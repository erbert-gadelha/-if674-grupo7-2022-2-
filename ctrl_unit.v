==> flow/design.v <==
module ctrl_unit( 
    input wire      clk,
    input wire    reset, 
    input wire    Of,  
    input wire    Ng,  
    input wire    Zr,  
    input wire    Eq,  
    input wire    Gt,  
    input wire    Lt,  
    input wire  [5:0]    OPCODE,  
    input wire [5:0] funct,
    output reg    PC_w, 
    output reg    MEM_w,
    output reg    IR_w,
    output reg    Reg_w,
    output reg    AB_w,
    output reg [2:0]    ULA_c,
    output reg    M_WREG,
    output reg    M_ULAA,
    output reg  [1:0]    M_ULAB,
    output reg aluOut_w,  
    output reg MemRead, 
    output reg ALUSrcA,  
    output reg [1:0] ALUSrcB,  
    output reg [1:0] ALU_flag,
    output reg [1:0] RegDst,
    output reg [2:0] PC_source,  
    output reg [2:0] ALU_op,    
    output reg [2:0] i_or_d,
    output reg [7:0] MemtoReg,
    output reg    reset_out
);
reg [2:0] COUNTER;
reg [1:0] STATE; 
parameter ST_COMMON = 2'b00;
parameter ST_ADD = 2'b01;
parameter ST_ADDI = 2'b10;
parameter ST_RESET = 2'b11;
parameter ADD = 6'b000000;
parameter ADDI = 6'b001000;
parameter RESET = 6'b111111;
parameter R = 6'h0;  
parameter add_funct = 6'h20;
initial begin
    reset_out = 1'b1;
    RegDst = 2'b11;
    Reg_w = 1'b0;
end
always @(posedge clk) begin
    if (reset == 1'b1) begin
      if (STATE != ST_RESET) begin  
            STATE = ST_RESET;  
            PC_w = 1'b0;
            MEM_w = 1'b0;
            IR_w = 1'b0;
            Reg_w = 1'b0;
            AB_w = 1'b0;
            ULA_c = 3'b000;
            M_WREG = 1'b0;
            M_ULAA = 1'b0;
            M_ULAB = 2'b00;
            PC_source = 1'b0;
            MemRead = 1'b0;
            i_or_d = 3'b000;
            aluOut_w = 1'b0;
            ALUSrcA = 1'b0;
            ALUSrcB = 2'b00;
            ALU_op = 2'b00;
            RegDst = 2'b00;  
            MemtoReg = 7'b0000000;
            reset_out = 1'b1;
            COUNTER = 3'b000;  
        end
        else begin
            PC_w = 1'b0;
            MEM_w = 1'b0;
            IR_w = 1'b0;
            Reg_w = 1'b0;
            AB_w = 1'b0;
            ULA_c = 3'b000;
            M_WREG = 1'b0;
            M_ULAA = 1'b0;
            M_ULAB = 2'b00;
            PC_source = 1'b0;
            MemRead = 1'b0;
            i_or_d = 3'b000;
            aluOut_w = 1'b0;
            ALUSrcA = 1'b0;
            ALUSrcB = 2'b00;
            ALU_op = 2'b00;
            RegDst = 2'b00;  
            MemtoReg = 7'b0000000;
            reset_out = 1'b0;
            COUNTER = 3'b000;  
        end
    end
    else begin
        case (STATE)
            ST_COMMON: begin
                if(COUNTER == 3'b000 || COUNTER == 3'b001 || COUNTER == 3'b010 ) begin
                    STATE = ST_COMMON; 
                    PC_w = 1'b0;
                    MEM_w = 1'b0;  
                    IR_w = 1'b0;
                    Reg_w = 1'b0;
                    AB_w = 1'b0;
                    ULA_c = 3'b001;  
                    M_WREG = 1'b0;
                    M_ULAA = 1'b0;
                    M_ULAB = 2'b01;  
                    reset_out = 1'b0; 
                    PC_source = 1'b0;
                    MemRead = 1'b1;  
                    i_or_d = 3'b000;
                    aluOut_w = 1'b0;
                    ALUSrcA = 1'b0;
                    ALUSrcB = 2'b11;  
                    ALU_op = 2'b00;
                    RegDst = 2'b00;  
                    MemtoReg = 7'b0000000;
                    COUNTER = COUNTER + 1;  
                end
                else if(COUNTER == 3'b011) begin
                    STATE = ST_COMMON; 
                    PC_w = 1'b1;
                    MEM_w = 1'b0; 
                    IR_w = 1'b1;  
                    Reg_w = 1'b0;
                    AB_w = 1'b0;
                    ULA_c = 3'b001;  
                    M_WREG = 1'b0;
                    M_ULAA = 1'b0;
                    M_ULAB = 2'b01; 
                    reset_out = 1'b0; 
                    PC_source = 1'b0;
                    MemRead = 1'b0;
                    i_or_d = 3'b000;
                    aluOut_w = 1'b0;
                    ALUSrcA = 1'b0;
                    ALUSrcB = 2'b01;
                    ALU_op = 2'b00;
                    RegDst = 2'b00;  
                    MemtoReg = 7'b0000000;
                    COUNTER = COUNTER + 1;  
                end
                else if(COUNTER == 3'b100) begin
                    STATE = ST_COMMON; 
                    PC_w = 1'b0;
                    MEM_w = 1'b0; 
                    IR_w = 1'b0; 
                    Reg_w = 1'b0;
                    AB_w = 1'b1;  
                    ULA_c = 3'b000;
                    M_WREG = 1'b0;
                    M_ULAA = 1'b0;  
                    M_ULAB = 2'b00;  
                    reset_out = 1'b0; 
                    PC_source = 1'b0;
                    MemRead = 1'b0;
                    i_or_d = 3'b000;
                    aluOut_w = 1'b0;
                    ALUSrcA = 1'b0;
                    ALUSrcB = 2'b00;  
                    ALU_op = 2'b00;
                    RegDst = 2'b00;  
                    MemtoReg = 7'b0000000;
                    COUNTER = COUNTER + 1;  
                end
                else if(COUNTER == 3'b101) begin
                    case (OPCODE)
                        R: begin
                            ALUSrcA = 1'b0;
                            ALUSrcB = 2'b00;  
                            ALU_op = 2'b00;
                            case(funct)
                                add_funct: begin
                                    STATE = ST_ADD;
                                end
                            endcase
                        end
                    endcase
                    PC_w = 1'b0;
                    MEM_w = 1'b0; 
                    IR_w = 1'b0; 
                    Reg_w = 1'b0;
                    AB_w = 1'b0;  
                    ULA_c = 3'b000;
                    M_WREG = 1'b0;
                    M_ULAA = 1'b0;  
                    M_ULAB = 2'b00;  
                    reset_out = 1'b0; 
                    COUNTER = 3'b000; 
                    PC_source = 1'b0;
                    MemRead = 1'b0;
                    i_or_d = 3'b000;
                    aluOut_w = 1'b0;
                    ALUSrcA = 1'b0;
                    ALUSrcB = 2'b00;  
                    ALU_op = 2'b00;
                    RegDst = 2'b00;  
                    MemtoReg = 7'b0000000;
                end
            end
            ST_ADD: begin
                if (COUNTER == 3'b000) begin
                    STATE = ST_ADD; 
                    PC_w = 1'b0;
                    MEM_w = 1'b0; 
                    IR_w = 1'b0; 
                    Reg_w = 1'b1;
                    AB_w = 1'b0; 
                    ULA_c = 3'b001;
                    M_WREG = 1'b1; 
                    M_ULAA = 1'b1;
                    M_ULAB = 2'b00; 
                    reset_out = 1'b0; 
                    MemtoReg = 7'b0000000;
                    PC_source = 1'b0;
                    MemRead = 1'b0;
                    i_or_d = 3'b000;
                    aluOut_w = 1'b0;
                    ALUSrcA = 1'b0;
                    ALUSrcB = 2'b00;  
                    ALU_op = 2'b00;
                    RegDst = 2'b01;  
                    COUNTER = COUNTER + 1;  
                end
                else if(COUNTER == 3'b001) begin
                    STATE = ST_COMMON;  
                    PC_w = 1'b0;
                    MEM_w = 1'b0; 
                    IR_w = 1'b0;    
                    Reg_w = 1'b1;
                    AB_w = 1'b0;  
                    ULA_c = 3'b001;
                    M_WREG = 1'b1;
                    M_ULAA = 1'b1;  
                    M_ULAB = 2'b00;  
                    reset_out = 1'b0; 
                    COUNTER = 3'b000; 
                    PC_source = 1'b0;
                    MemRead = 1'b0;
                    i_or_d = 3'b000;
                    aluOut_w = 1'b0;
                    ALUSrcA = 1'b0;
                    ALUSrcB = 2'b00;  
                    ALU_op = 2'b00;
                    RegDst = 2'b01;  
                end
            end
            ST_ADDI: begin
                if (COUNTER == 3'b000) begin
                    STATE = ST_ADDI; 
                    PC_w = 1'b0;
                    MEM_w = 1'b0; 
                    IR_w = 1'b0; 
                    Reg_w = 1'b1;
                    AB_w = 1'b0; 
                    ULA_c = 3'b001;
                    M_WREG = 1'b0; 
                    M_ULAA = 1'b1;
                    M_ULAB = 2'b10;  
                    reset_out = 1'b0; 
                    COUNTER = COUNTER + 1;  
                end
                else if(COUNTER == 3'b001) begin
                    STATE = ST_COMMON;  
                    PC_w = 1'b0;
                    MEM_w = 1'b0; 
                    IR_w = 1'b0; 
                    Reg_w = 1'b1;
                    AB_w = 1'b0;  
                    ULA_c = 3'b001;
                    M_WREG = 1'b0;  
                    M_ULAA = 1'b1; 
                    M_ULAB = 2'b10;  
                    reset_out = 1'b0; 
                    COUNTER = 3'b000; 
                end
            end
            ST_RESET: begin
                STATE = ST_RESET;  
                PC_w = 1'b0;
                MEM_w = 1'b0; 
                IR_w = 1'b0; 
                Reg_w = 1'b0;
                AB_w = 1'b0;  
                ULA_c = 3'b000;
                M_WREG = 1'b0;  
                M_ULAA = 1'b0; 
                M_ULAB = 2'b00;  
                reset_out = 1'b1; 
                COUNTER = 3'b000;  
            end
        endcase 
    end
end
endmodule
From RTL to reports: ctrl_unit
What the tools print for ctrl_unit, step after step.
Line numbers count from 1 in the design file above.
{"block": "inputs", "top": "ctrl_unit", "clock_port": "clk", "cell_library": "sky130hd", "corner": "tt_025C_1v80"}

After elaboration
Source: Yosys, flattened and elaborated, memories not mapped. Widths are those after wreduce. Registers that Yosys merges into a memory's read port (data or address) are not register bits. Print and check cells do not count. Equal cells are merged and count once.
{"block": "bits", "register_bits": 35, "word_cells": 140, "in_bits": 20, "output_inout_bits": 39}
{"block": "classes", "muxes": 90, "addsub": 1, "eq_ne": 19, "n_reduce_logical": 12}
{"block": "ops", "op": "2-bit 2-to-1 mux", "count": 24}
{"block": "ops", "op": "3-bit 2-to-1 mux", "count": 15}
{"block": "ops", "op": "8-bit 2-to-1 mux", "count": 5}
{"block": "ops", "op": "1-bit 2-to-1 mux", "count": 28}
{"block": "ops", "op": "1-bit parallel mux with 3-bit select", "count": 7}
{"block": "ops", "op": "6-bit inequality test (second input constant)", "count": 3}
{"block": "ops", "op": "3-bit parallel mux with 3-bit select", "count": 2}
{"block": "ops", "op": "8-bit parallel mux with 2-bit select", "count": 1}
{"block": "ops", "op": "2-bit parallel mux with 4-bit select", "count": 2}
{"block": "ops", "op": "3-bit AND reduction", "count": 3}
{"block": "ops", "op": "4-bit inequality test (second input constant)", "count": 2}
{"block": "ops", "op": "2-bit parallel mux with 2-bit select", "count": 2}
{"block": "ops", "op": "3-bit by 2-bit equality test with 1-bit output (second input constant)", "count": 2}
{"block": "ops", "op": "3-bit equality test (second input constant)", "count": 2}
{"block": "ops", "op": "6-bit equality test (second input constant)", "count": 1}
{"block": "ops", "op": "6-bit logical NOT", "count": 1}
{"block": "ops", "op": "3-bit parallel mux with 2-bit select", "count": 1}
{"block": "ops", "op": "2-bit by 1-bit inequality test with 1-bit output (second input constant)", "count": 2}
{"block": "ops", "op": "2-bit equality test (second input constant)", "count": 2}
{"block": "ops", "op": "2-bit OR reduction", "count": 2}
{"block": "ops", "op": "4-bit by 1-bit inequality test with 1-bit output (second input constant)", "count": 1}
{"block": "ops", "op": "4-bit AND reduction", "count": 1}
{"block": "ops", "op": "1-bit parallel mux with 4-bit select", "count": 1}
{"block": "ops", "op": "1-bit parallel mux with 2-bit select", "count": 2}
{"block": "ops", "op": "3-bit by 1-bit adder with 3-bit output (second input constant)", "count": 1}
{"block": "ops", "op": "3-bit by 1-bit equality test with 1-bit output (second input constant)", "count": 1}
{"block": "ops", "op": "3-bit inequality test (second input constant)", "count": 1}
{"block": "ops", "op": "3-bit logical NOT", "count": 1}
Not listed: further kinds 5, cells in them 6.

Depth
Longest topological path by Yosys (ltp), each cell counted once; first at word level (registers and memories cut), then after technology mapping (sequential cells cut; the memories' decode and read muxes count).
{"block": "logic_depth", "word_depth": 9, "ABC_AREA": 0, "mapped_depth": 7, "mapped_depth_nobuf": 6}

After synthesis
The flow's flattened synthesis, as Yosys stat reports it; memories are mapped. The netlist is that of the ABC_AREA named above (0 if unset); the other value can give another one.
Totals and module areas in this step are rounded.
{"block": "by_type", "cell": "sky130_fd_sc_hd__dfxtp_1", "count": 19, "area_total_um2": 380.365}
{"block": "by_type", "cell": "sky130_fd_sc_hd__buf_4", "count": 26, "area_total_um2": 195.187}
{"block": "by_type", "cell": "sky130_fd_sc_hd__ha_1", "count": 5, "area_total_um2": 62.56}
{"block": "by_type", "cell": "sky130_fd_sc_hd__a21oi_1", "count": 7, "area_total_um2": 35.034}
{"block": "by_type", "cell": "sky130_fd_sc_hd__edfxtp_1", "count": 1, "area_total_um2": 30.029}
{"block": "by_type", "cell": "sky130_fd_sc_hd__nand2_1", "count": 8, "area_total_um2": 30.029}
{"block": "by_type", "cell": "sky130_fd_sc_hd__nor2_1", "count": 8, "area_total_um2": 30.029}
{"block": "by_type", "cell": "sky130_fd_sc_hd__inv_1", "count": 6, "area_total_um2": 22.522}
{"block": "by_type", "cell": "sky130_fd_sc_hd__nor3b_1", "count": 3, "area_total_um2": 22.522}
{"block": "by_type", "cell": "sky130_fd_sc_hd__o211ai_1", "count": 3, "area_total_um2": 22.522}
{"block": "by_type", "cell": "sky130_fd_sc_hd__o21a_1", "count": 3, "area_total_um2": 22.522}
{"block": "by_type", "cell": "sky130_fd_sc_hd__o22ai_4", "count": 1, "area_total_um2": 20.019}
{"block": "by_type", "cell": "sky130_fd_sc_hd__a21oi_2", "count": 2, "area_total_um2": 17.517}
{"block": "by_type", "cell": "sky130_fd_sc_hd__o2bb2ai_1", "count": 2, "area_total_um2": 17.517}
{"block": "by_type", "cell": "sky130_fd_sc_hd__or4b_4", "count": 1, "area_total_um2": 13.763}
{"block": "by_type", "cell": "sky130_fd_sc_hd__o22ai_1", "count": 2, "area_total_um2": 12.512}
{"block": "by_type", "cell": "sky130_fd_sc_hd__o41a_1", "count": 1, "area_total_um2": 11.261}
{"block": "by_type", "cell": "sky130_fd_sc_hd__a32o_1", "count": 1, "area_total_um2": 10.01}
Other cell types: 20; their cells: 23.
{"block": "synth_totals", "flip_flops": 20, "seq_area_um2": 410, "stdcells": 122, "n_buf": 28, "area_um2": 1100}

Timing after synthesis
Source: OpenSTA report_checks on the synthesized netlist (no wires, ideal clock, input and output delay 20% of the period each), path of least setup slack; recovery checks are left aside. Register names are those of the netlist, which keeps one name where synthesis merged equal registers.
{"block": "synth_timing", "kind": "register to register", "from": "register COUNTER[2]", "to": "register RegDst[1]", "t_first_pin_ps": 0, "driving_pins": 8, "slack_ps": 1533, "period_ps": 3530, "arrival_ps": 1938, "path_delay_ps": 1997, "path_buffers": 1, "required_time_ps": 3471, "setup_ps": 59, "period_less_setup_slack_ps": 1997}
"path_delay_ps" is the arrival time less input delay plus setup time.
"driving_pins" counts driving pins, that of a launching flip-flop among them; a cell with two outputs on the path counts twice.
"period_less_setup_slack_ps" is the clock period less the worst setup slack; recovery checks do not enter. This is arithmetic on one report: input and output delays are still those of the set period (20% each).
Between the ends stands the longest chain of elaborated cells between them, by number of cells; it is not shown to be the way that was timed. Of several equally long chains one is given.
A line is the first line of the expression or statement that the cell stems from. Yosys adds cells for indexed reads and writes and turns some case tables into memories.
A register here has more assigning lines than the two given.
{"block": "synth_between", "cell_sequence": "sky130_fd_sc_hd__dfxtp_1 > sky130_fd_sc_hd__clkbuf_1 > sky130_fd_sc_hd__inv_1 > sky130_fd_sc_hd__ha_1 > sky130_fd_sc_hd__or4b_4 > sky130_fd_sc_hd__or2_4 > sky130_fd_sc_hd__a21oi_2 > sky130_fd_sc_hd__and2_1", "elab_chain_cells": 6, "cone_cells": 18, "classes_between": "eq/ne (7); mux (7); reduce/logical (4)"}
{"block": "synth_lines", "item": "from (decl)", "line_no": 33, "text": "reg [2:0] COUNTER;"}
{"block": "synth_lines", "item": "from (assign)", "line_no": 121, "text": "COUNTER = COUNTER + 1;"}
{"block": "synth_lines", "item": "from (assign)", "line_no": 144, "text": "COUNTER = COUNTER + 1;"}
{"block": "synth_lines", "item": "3-bit equality test", "line_no": 169, "text": "else if(COUNTER == 3'b101) begin"}
{"block": "synth_lines", "item": "2-bit 2-to-1 mux", "line_no": 169}
{"block": "synth_lines", "item": "2-bit 2-to-1 mux", "line_no": 146, "text": "else if(COUNTER == 3'b100) begin"}
{"block": "synth_lines", "item": "2-bit 2-to-1 mux", "line_no": 123, "text": "else if(COUNTER == 3'b011) begin"}
{"block": "synth_lines", "item": "2-bit 2-to-1 mux", "line_no": 100, "text": "if(COUNTER == 3'b000 || COUNTER == 3'b001 || COUNTER == 3'b010 ) begin"}
{"block": "synth_lines", "item": "2-bit parallel mux with 2-bit select", "line_no": 98, "text": "case (STATE)"}
{"block": "synth_lines", "item": "to (assign)", "line_no": 91, "text": "RegDst = 2'b00;"}
{"block": "synth_lines", "item": "to (assign)", "line_no": 119, "text": "RegDst = 2'b00;"}
{"block": "synth_lines", "item": "to (decl)", "line_no": 26, "text": "output reg [1:0] RegDst,"}

Timing after layout
Path of least setup slack in the final report of job 1 (OpenROAD, finished layout, wires in). Where an end is a register, its clock arrival counts in the times.
The path's times are printed in steps of 10 ps; the period is the one set.
{"block": "layout_timing", "kind": "register to register", "from": "register COUNTER[1]", "to": "register ALUSrcB[1]", "setup_ps": 50, "required_time_ps": 2550, "arrival_ps": 2120, "path_buffers": 0, "period_ps": 2300, "driving_pins": 7, "t_first_pin_ps": 310, "slack_ps": 420}
Between the ends stands the longest chain of elaborated cells between them, by number of cells; it is not shown to be the way that was timed. Of several equally long chains one is given.
A register here has more assigning lines than the two given.
{"block": "layout_between", "cell_sequence": "sky130_fd_sc_hd__dfxtp_4 > sky130_fd_sc_hd__ha_4 > sky130_fd_sc_hd__ha_4 > sky130_fd_sc_hd__or4b_4 > sky130_fd_sc_hd__or2_4 > sky130_fd_sc_hd__a21oi_4 > sky130_fd_sc_hd__a32o_1", "elab_chain_cells": 6, "cone_cells": 18, "classes_between": "eq/ne (7); mux (7); reduce/logical (4)"}
{"block": "layout_lines", "item": "from (decl)", "line_no": 33, "text": "reg [2:0] COUNTER;"}
{"block": "layout_lines", "item": "from (assign)", "line_no": 121, "text": "COUNTER = COUNTER + 1;"}
{"block": "layout_lines", "item": "from (assign)", "line_no": 144, "text": "COUNTER = COUNTER + 1;"}
{"block": "layout_lines", "item": "3-bit equality test", "line_no": 169, "text": "else if(COUNTER == 3'b101) begin"}
{"block": "layout_lines", "item": "2-bit 2-to-1 mux", "line_no": 169}
{"block": "layout_lines", "item": "2-bit 2-to-1 mux", "line_no": 146, "text": "else if(COUNTER == 3'b100) begin"}
{"block": "layout_lines", "item": "2-bit 2-to-1 mux", "line_no": 123, "text": "else if(COUNTER == 3'b011) begin"}
{"block": "layout_lines", "item": "2-bit 2-to-1 mux", "line_no": 100, "text": "if(COUNTER == 3'b000 || COUNTER == 3'b001 || COUNTER == 3'b010 ) begin"}
{"block": "layout_lines", "item": "2-bit parallel mux with 2-bit select", "line_no": 98, "text": "case (STATE)"}
{"block": "layout_lines", "item": "to (assign)", "line_no": 89, "text": "ALUSrcB = 2'b00;"}
{"block": "layout_lines", "item": "to (assign)", "line_no": 117, "text": "ALUSrcB = 2'b11;"}
{"block": "layout_lines", "item": "to (decl)", "line_no": 24, "text": "output reg [1:0] ALUSrcB,"}

FLOW RESULTS
============

Design ctrl_unit on sky130hd. What follows are 2 stored runs of the flow, each under its own settings; their order means nothing. The constraints put input and output delay at 20% of the set period each and load the outputs with 0.01 pF.
By "clock_period_reached_ps" is meant the clock period of the run minus its worst setup slack. This is arithmetic on one report: input and output delays are still those of the set period (20% each).
"worst_path_time_ps" is the time allowed to the run's worst setup path (the clock period less input and output delay, where it has them) less its slack. Clock arrival times count: a late capture clock shortens it, a late launch clock lengthens it.
By "totalPower_mw" is meant OpenSTA's value without simulated activity: inputs other than the clock are taken to toggle once in ten clock periods, and the tool carries that through the logic.
"worst_path_time_ps" is known to 10 ps.
Values from the reports are rounded here.

Job 1
==> flow/run.sh <==
#!/bin/bash
# the make line also repeats the synthesis and layout settings of config.mk as NAME=value (left out here)
make -C /OpenROAD-flow-scripts/flow DESIGN_CONFIG=/design/flow/config.mk WORK_HOME=/design/flow/orfs CLKGATE_MAP_FILE= finish
==> flow/config.mk <==
export PLATFORM = sky130hd
export DESIGN_NAME = ctrl_unit
export DESIGN_NICKNAME = ctrl_unit
export VERILOG_FILES = /design/flow/design.v
export SDC_FILE = /design/flow/constraint.sdc
export NUM_CORES = 4
export LEC_CHECK = 0
export CAP_MARGIN = 20
export CORE_MARGIN = 2
export CORE_UTILIZATION = 40
export SETUP_SLACK_MARGIN = 0.69
export SLEW_MARGIN = 20
==> flow/constraint.sdc <==
create_clock -name core_clock -period 2.3 [get_ports {clk}]
set_input_delay 0.4600 -clock core_clock [delete_from_list [all_inputs] [get_ports {clk}]]
set_output_delay 0.4600 -clock core_clock [all_outputs]
set_load 0.01 [all_outputs]

==> results of job 1, as JSON <==
{
  "setup_tns_ps": 0,
  "final_cell_area_um2": 1500,
  "ws_setup_ps": 420,
  "holdWs_ps": 470,
  "worst_path_time_ps": 1880,
  "critical_path_type": "register to register",
  "totalPower_mw": 0.58,
  "dieArea_um2": 3200,
  "clock_period_reached_ps": 1878,
  "synth_area_um2": 1100
}

Job 2
==> flow/run.sh <==
#!/bin/bash
# the make line also repeats the synthesis and layout settings of config.mk as NAME=value (left out here)
make -C /OpenROAD-flow-scripts/flow DESIGN_CONFIG=/design/flow/config.mk WORK_HOME=/design/flow/orfs CLKGATE_MAP_FILE= finish
==> flow/config.mk <==
export PLATFORM = sky130hd
export DESIGN_NAME = ctrl_unit
export DESIGN_NICKNAME = ctrl_unit
export VERILOG_FILES = /design/flow/design.v
export SDC_FILE = /design/flow/constraint.sdc
export NUM_CORES = 4
export LEC_CHECK = 0
export ABC_AREA = 0
export CAP_MARGIN = 20
export CORE_MARGIN = 2
export CORE_UTILIZATION = 46
export CTS_CLUSTER_SIZE = 20
export MAX_ROUTING_LAYER = met4
export PLACE_DENSITY_LB_ADDON = 0.11
export SLEW_MARGIN = 0
export TNS_END_PERCENT = 55
==> flow/constraint.sdc <==
create_clock -name core_clock -period 3.3 [get_ports {clk}]
set_input_delay 0.6600 -clock core_clock [delete_from_list [all_inputs] [get_ports {clk}]]
set_output_delay 0.6600 -clock core_clock [all_outputs]
set_load 0.01 [all_outputs]

==> results of job 2, as JSON <==
{
  "setup_tns_ps": 0,
  "final_cell_area_um2": 1400,
  "ws_setup_ps": 1200,
  "holdWs_ps": 460,
  "worst_path_time_ps": 2120,
  "critical_path_type": "register to register",
  "totalPower_mw": 0.40,
  "dieArea_um2": 2800,
  "clock_period_reached_ps": 2123,
  "synth_area_um2": 1100
}
